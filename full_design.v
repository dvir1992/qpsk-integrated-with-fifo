==> flow/design.v <==
module fifo #(parameter FIFO_DEPTH=16 , FIFO_WIDTH=8) (
  input clk,        
  input reset,      
  input read_en,    
  input write_en,   
  input [FIFO_WIDTH-1:0] data_in,              
  output      empty,                           
  output      full,                            
  output reg  [FIFO_WIDTH-1:0] data_out        
);
localparam PTR_WIDTH = $clog2(FIFO_DEPTH);  
reg [FIFO_WIDTH-1:0]  memory  [FIFO_DEPTH-1:0];
reg [PTR_WIDTH-1:0]  write_ptr; 
reg [PTR_WIDTH-1:0]  read_ptr;
wire [PTR_WIDTH-1:0] write_ptr_next ;   
wire [PTR_WIDTH-1:0] read_ptr_next ;    
wire write_ok ;  
wire read_ok ;   
always @( posedge clk or posedge reset)
  if(reset) begin
    write_ptr  <= 0 ;
    read_ptr   <= 0 ;
  end else begin
    write_ptr <= write_ptr_next ;
    read_ptr  <= read_ptr_next ; 
  end
assign write_ok = write_en & !full ;
assign read_ok  = read_en & !empty ;
always @(posedge clk)             
 if (write_ok) memory[write_ptr] <=  data_in;
always @ (posedge clk)       
 if (read_ok) data_out <= memory[read_ptr] ; 
assign write_ptr_next = write_ok ? ((write_ptr+1) % FIFO_DEPTH) : write_ptr ;  
assign read_ptr_next  = read_ok  ? ((read_ptr+1)  % FIFO_DEPTH) : read_ptr ;   
assign empty  = (read_ptr == write_ptr) ;   
assign full  =  (write_ptr+1)%FIFO_DEPTH == read_ptr ;  
endmodule
module full_design (
input clk,  
input reset,  
input signed [7:0] sym_i,  
input signed [7:0] sym_q,  
input iq_valid ,  
input read_en,
output empty,  
output full, 
output [7:0] data_out
);
 wire [7:0] data; 
 wire data_valid; 
qpsk qpsk_(
	.clk(clk),
	.reset(reset),
	.sym_i(sym_i),
	.sym_q(sym_q),
	.iq_valid(iq_valid),
	.data(data),
	.data_valid(data_valid)
	);
fifo fifo_(
	.clk(clk),
	.reset(reset),
	.read_en(read_en),
	.write_en(data_valid),
	.data_in(data),
	.empty(empty),
	.full(full),
	.data_out(data_out)
	);
endmodule
module qpsk (
input clk,  
input reset,  
input signed [7:0] sym_i,  
input signed [7:0] sym_q,  
input iq_valid ,  
output reg [7:0] data,  
output reg data_valid  
);
reg [3:0] symb_counter;
reg [3:0] last_symb_counter;
reg [7:0] changed_data;
wire [15:0] sel;
always@ (posedge clk) begin
	if(reset)begin
		changed_data<=0;
		symb_counter<=0;
		last_symb_counter<=0;
	end
	else if(iq_valid)begin
		case(sel)
			16'h4040: changed_data[symb_counter+:2]<=2'b11;
			16'h40C0: changed_data[symb_counter+:2]<=2'b10;
			16'hC040: changed_data[symb_counter+:2]<=2'b01;
			16'hC0C0: changed_data[symb_counter+:2]<=2'b00;
			default:  changed_data<=0;
		endcase	
		symb_counter<=(symb_counter+2)%8;	
	end	
	last_symb_counter<=symb_counter;
end
always@(posedge clk) begin
	if (reset) begin
		data_valid<=0;
		data<=0;
	end
	else if((symb_counter%8==0)&&(changed_data>0)&&(symb_counter!=last_symb_counter))begin
			data_valid<=1;
			data<=changed_data;
		end	
	if(data_valid)
		data_valid<=0;
end
assign sel={sym_q,sym_i};
endmodule 
**Step by step through the tools: full_design**

What the tools print for full_design, step after step.
Lines are those of the file above, counted from 1.
Operators: Yosys type, input widths -> output width; for muxes data width and select width s.
Library cell names are shortened.
A cell with -- has no value.

- Top: full_design
- Clock input: clk
- Standard-cell library: sky130hd
- Timing corner: tt_025C_1v80

**Word-level counts**

Source: Yosys, flattened and elaborated, memories not mapped. Widths are those after wreduce. Registers that Yosys merges into a memory's read port (data or address) are not register bits. Print and check cells do not count. Equal cells are merged and count once.
Memory sizes are those after Yosys's memory passes, which may raise the word count (mostly to a power of two), join words into wider ones and drop unused or constant bits.

- Register bits: 31
- Bits of input ports: 20
- Output and inout port bits: 10
- Elaborated cells: 43
- Clocked read ports x word width: 8
- Memories: 1
- Bits in writable memories: 128

Memories:

| name | words | bits a word | rd ports | wr ports | line | source |
|---|---|---|---|---|---|---|
| fifo_.memory | 16 | 8 | 1 | 1 | 12 | `reg [FIFO_WIDTH-1:0]  memory  [FIFO_DEPTH-1:0];` |

- Shift operators: 4
- Muxes and demuxes: 5
- Equal/unequal tests: 7
- Reduce/logical cells: 6
- Bitwise logic cells: 8
- Add/sub/neg operators: 4
- Magnitude comparators: 1

Operators by type and width:

| cell | number |
|---|---|
| $shift 1x33->8 const A | 2 |
| $shift 2x33->8 const A | 2 |
| $neg 3->33 | 1 |
| $eq 16x15->1 const B | 2 |
| $eq 16x16->1 const B | 2 |
| $logic_not 32->1 | 1 |
| $or 8x8->8 | 4 |
| $pmux 8 s4 | 1 |
| $add 4x1->4 const B | 2 |
| $eq 4x4->1 | 2 |
| $gt 8x1->1 const B | 1 |
| $and 8x8->8 | 1 |
| $not 8->8 | 1 |
| $mux 8 | 1 |
| $mux 4 | 1 |
| $add 3x2->3 const B | 1 |
| $ne 3x3->1 | 1 |
| $and 1x1->1 | 2 |
| $logic_and 1x1->1 | 2 |
| $logic_not 1->1 | 2 |
| $reduce_or 2->1 | 1 |
| $mux 1 | 2 |

**Depth**

Depth = most cells in a row (Yosys ltp): at word level without a register or memory, in the mapped netlist without a sequential cell, where the memories' decode and read muxes count.

- Word-level depth: 6
- ABC_AREA: 0
- Mapped depth: 7
- Mapped depth without buffers: 6

**Mapped cells and area**

The flow's flattened synthesis, as Yosys stat reports it; memories are mapped. The netlist is that of the ABC_AREA named above (0 if unset); the other value can give another one.

- Cells in the netlist: 370
- Mapped flip-flops: 165
- Area of sequential cells: 4704.5 µm²
- Chip area (Yosys): 6889.1 µm²
- Buffer cells: 16

Cells by type:

| cell | number | area in all (µm²) |
|---|---|---|
| edfxtp_1 | 136 | 4.08E+03 |
| mux4_1 | 30 | 788.256 |
| dfxtp_1 | 21 | 420.403 |
| mux4_2 | 10 | 225.216 |
| dfrtp_1 | 8 | 200.192 |
| ha_1 | 9 | 112.608 |
| mux2i_1 | 8 | 80.077 |
| xnor2_1 | 9 | 78.826 |
| nor3_1 | 13 | 65.062 |
| nor2_1 | 16 | 60.058 |
| mux2_2 | 4 | 45.043 |
| nand2_1 | 10 | 37.536 |
| nand2b_1 | 6 | 37.536 |
| nor4_1 | 6 | 37.536 |
| xor2_1 | 4 | 35.034 |
| buf_6 | 3 | 33.782 |
| a31oi_1 | 5 | 31.28 |
| nand4_1 | 5 | 31.28 |

Other cell types: 31; their cells: 67.
By module: a second synthesis without flattening, with its own total; a netlist apart from the flattened one above.

- Cell total of the unflattened synthesis: 434
- Area total of the unflattened synthesis: 6941.7 µm²

Each row is one instance without its submodules.

By module:

| module | seq. area (µm²) | cells | area (µm²) | instances |
|---|---|---|---|---|
| fifo | 4284.1 | 318 | 5880.6 | 1 |
| qpsk | 420.4 | 116 | 1061.0 | 1 |
| full_design | 0.0 | 0 | 0.0 | 1 |

**Worst setup path after synthesis**

Source: OpenSTA report_checks on the synthesized netlist (no wires, ideal clock, input and output delay 20% of the period each), path of least setup slack; recovery checks are left aside. Register names are those of the netlist, which keeps one name where synthesis merged equal registers.

- Path type: reg2reg
- Start point: reg fifo_.write_ptr[0]
- End point: mem fifo_.memory[0][0]
- Path delay: 2.501 ns
- Slack: 0.449 ns
- Launch time at the first pin: 0.000 ns
- Library setup time: 0.395 ns
- Data required time: 2.555 ns
- Clock period: 2.95 ns
- Stages: 7
- Arrival time: 2.106 ns
- Buffers on the path: 0
- Period reached after synthesis: 2.501 ns

"path delay" is the arrival time less input delay plus setup time.
"stages" counts driving pins, that of a launching flip-flop among them; a cell with two outputs on the path counts twice.
"period reached after synthesis" is the clock period less the worst setup slack; recovery checks do not enter. This is arithmetic on one report: input and output delays are still those of the set period (20% each).
Between the ends stands the longest chain of elaborated cells between them, by number of cells; it is not shown to be the way that was timed. Of several equally long chains one is given.
Each line given opens the expression or statement behind the cell; cells for indexed reads and writes are added by Yosys, which also makes memories of some case tables.
Only ways into the end's enable, where the timed path ends, are counted here.

- Cells stage by stage: dfrtp_1 > inv_1 > ha_1 > xnor2_1 > nand3_1 > nor2_2 > nor4_1
- Length of the longest elaborated chain: 5
- Elaborated cells between the ends (all ways): 6
- Classes of those cells: 1 x add/sub; 1 x eq/ne; 2 x mux; 1 x logic; 1 x reduce/logical

Ends and longest elaborated chain, post-synthesis:

| element | line | source |
|---|---|---|
| start, declared | 13 | `reg [PTR_WIDTH-1:0]  write_ptr;` |
| start, assigned | 21 | `write_ptr  <= 0 ;` |
| start, assigned | 24 | `write_ptr <= write_ptr_next ;` |
| $add 4x1->4 | 36 | `assign full  =  (write_ptr+1)%FIFO_DEPTH == read_ptr ;` |
| $eq 4x4->1 | 36 |  |
| $logic_not 1->1 | 27 | `assign write_ok = write_en & !full ;` |
| $and 1x1->1 | 27 |  |
| $mux 4 | 30 | `if (write_ok) memory[write_ptr] <=  data_in;` |
| end, declared | 12 | `reg [FIFO_WIDTH-1:0]  memory  [FIFO_DEPTH-1:0];` |

**Timing after layout**

Path of least setup slack in the final report of record 1 (OpenROAD, finished layout, wires in). Where an end is a register, its clock arrival counts in the times.

- Path type: reg2out
- Start point: reg fifo_.write_ptr[1]
- End point: out full
- Buffers on the path: 1
- Output delay: 0.56 ns
- Arrival time: 2.31 ns
- Stages: 7
- Launch time at the first pin: 0.42 ns
- Clock period: 2.79 ns
- Slack: -0.08 ns
- Data required time: 2.23 ns

Between the ends stands the longest chain of elaborated cells between them, by number of cells; it is not shown to be the way that was timed. Of several equally long chains one is given.

- Cells stage by stage: dfrtp_2 > inv_1 > ha_1 > xnor2_2 > nand3_2 > nor2_2 > clkdlybuf4s50_1
- Length of the longest elaborated chain: 2
- Elaborated cells between the ends (all ways): 2
- Classes of those cells: 1 x add/sub; 1 x eq/ne

Ends and longest elaborated chain, post-layout:

| element | line | source |
|---|---|---|
| start, declared | 13 | `reg [PTR_WIDTH-1:0]  write_ptr;` |
| start, assigned | 21 | `write_ptr  <= 0 ;` |
| start, assigned | 24 | `write_ptr <= write_ptr_next ;` |
| $add 4x1->4 | 36 | `assign full  =  (write_ptr+1)%FIFO_DEPTH == read_ptr ;` |
| $eq 4x4->1 | 36 |  |
| end, declared | 46 | `output full,` |

# Flow runs of full_design

Design full_design on sky130hd. What follows are 2 stored runs of the flow, each under its own settings; their order means nothing. The constraints put input and output delay at 20% of the set period each and load the outputs with 0.01 pF.
"time of the worst setup path": the worst setup path's part of the clock period (all of it between registers, 20% less for each end at a port) less its slack. A launch clock that arrives late makes it longer, a capture clock that arrives late makes it shorter.
"total power after layout" rests on the timing tool's default activity at the inputs, not on a simulated workload.

### Record 1

Settings: `period_ns=2.79`, `CORE_UTILIZATION=43`, `SETUP_SLACK_MARGIN=-0.21`, `PLACE_DENSITY_LB_ADDON=0.03`, `ABC_AREA=0`, `CAP_MARGIN=20`, `CORE_MARGIN=2`, `SLEW_MARGIN=20`

- Time of the worst setup path: 2.31 ns
- Worst setup path kind: reg2out
- Area of the die: 17049.8 µm²
- Cell area after synthesis: 6889.1 µm²
- Standard-cell area after layout: 8115.3 µm²
- Setup slack of the worst path: -0.079 ns
- Total power after layout: 6632 uW
- Final worst hold slack: 0.451 ns

### Record 2

Settings: `period_ns=2.75`, `CORE_UTILIZATION=28`, `SETUP_SLACK_MARGIN=0.04`, `PLACE_DENSITY_LB_ADDON=0.08`, `CORE_ASPECT_RATIO=0.65`, `CORE_MARGIN=5`, `TNS_END_PERCENT=75`, `ABC_AREA=1`, `GPL_TIMING_DRIVEN=0`, `CTS_CLUSTER_DIAMETER=35`, `MAX_ROUTING_LAYER=met5`, `CAP_MARGIN=20`, `SLEW_MARGIN=20`

- Time of the worst setup path: 2.03 ns
- Worst setup path kind: reg2out
- Area of the die: 28580.5 µm²
- Cell area after synthesis: 7064.3 µm²
- Standard-cell area after layout: 8453.1 µm²
- Setup slack of the worst path: 0.166 ns
- Total power after layout: 7583 uW
- Final worst hold slack: 0.465 ns
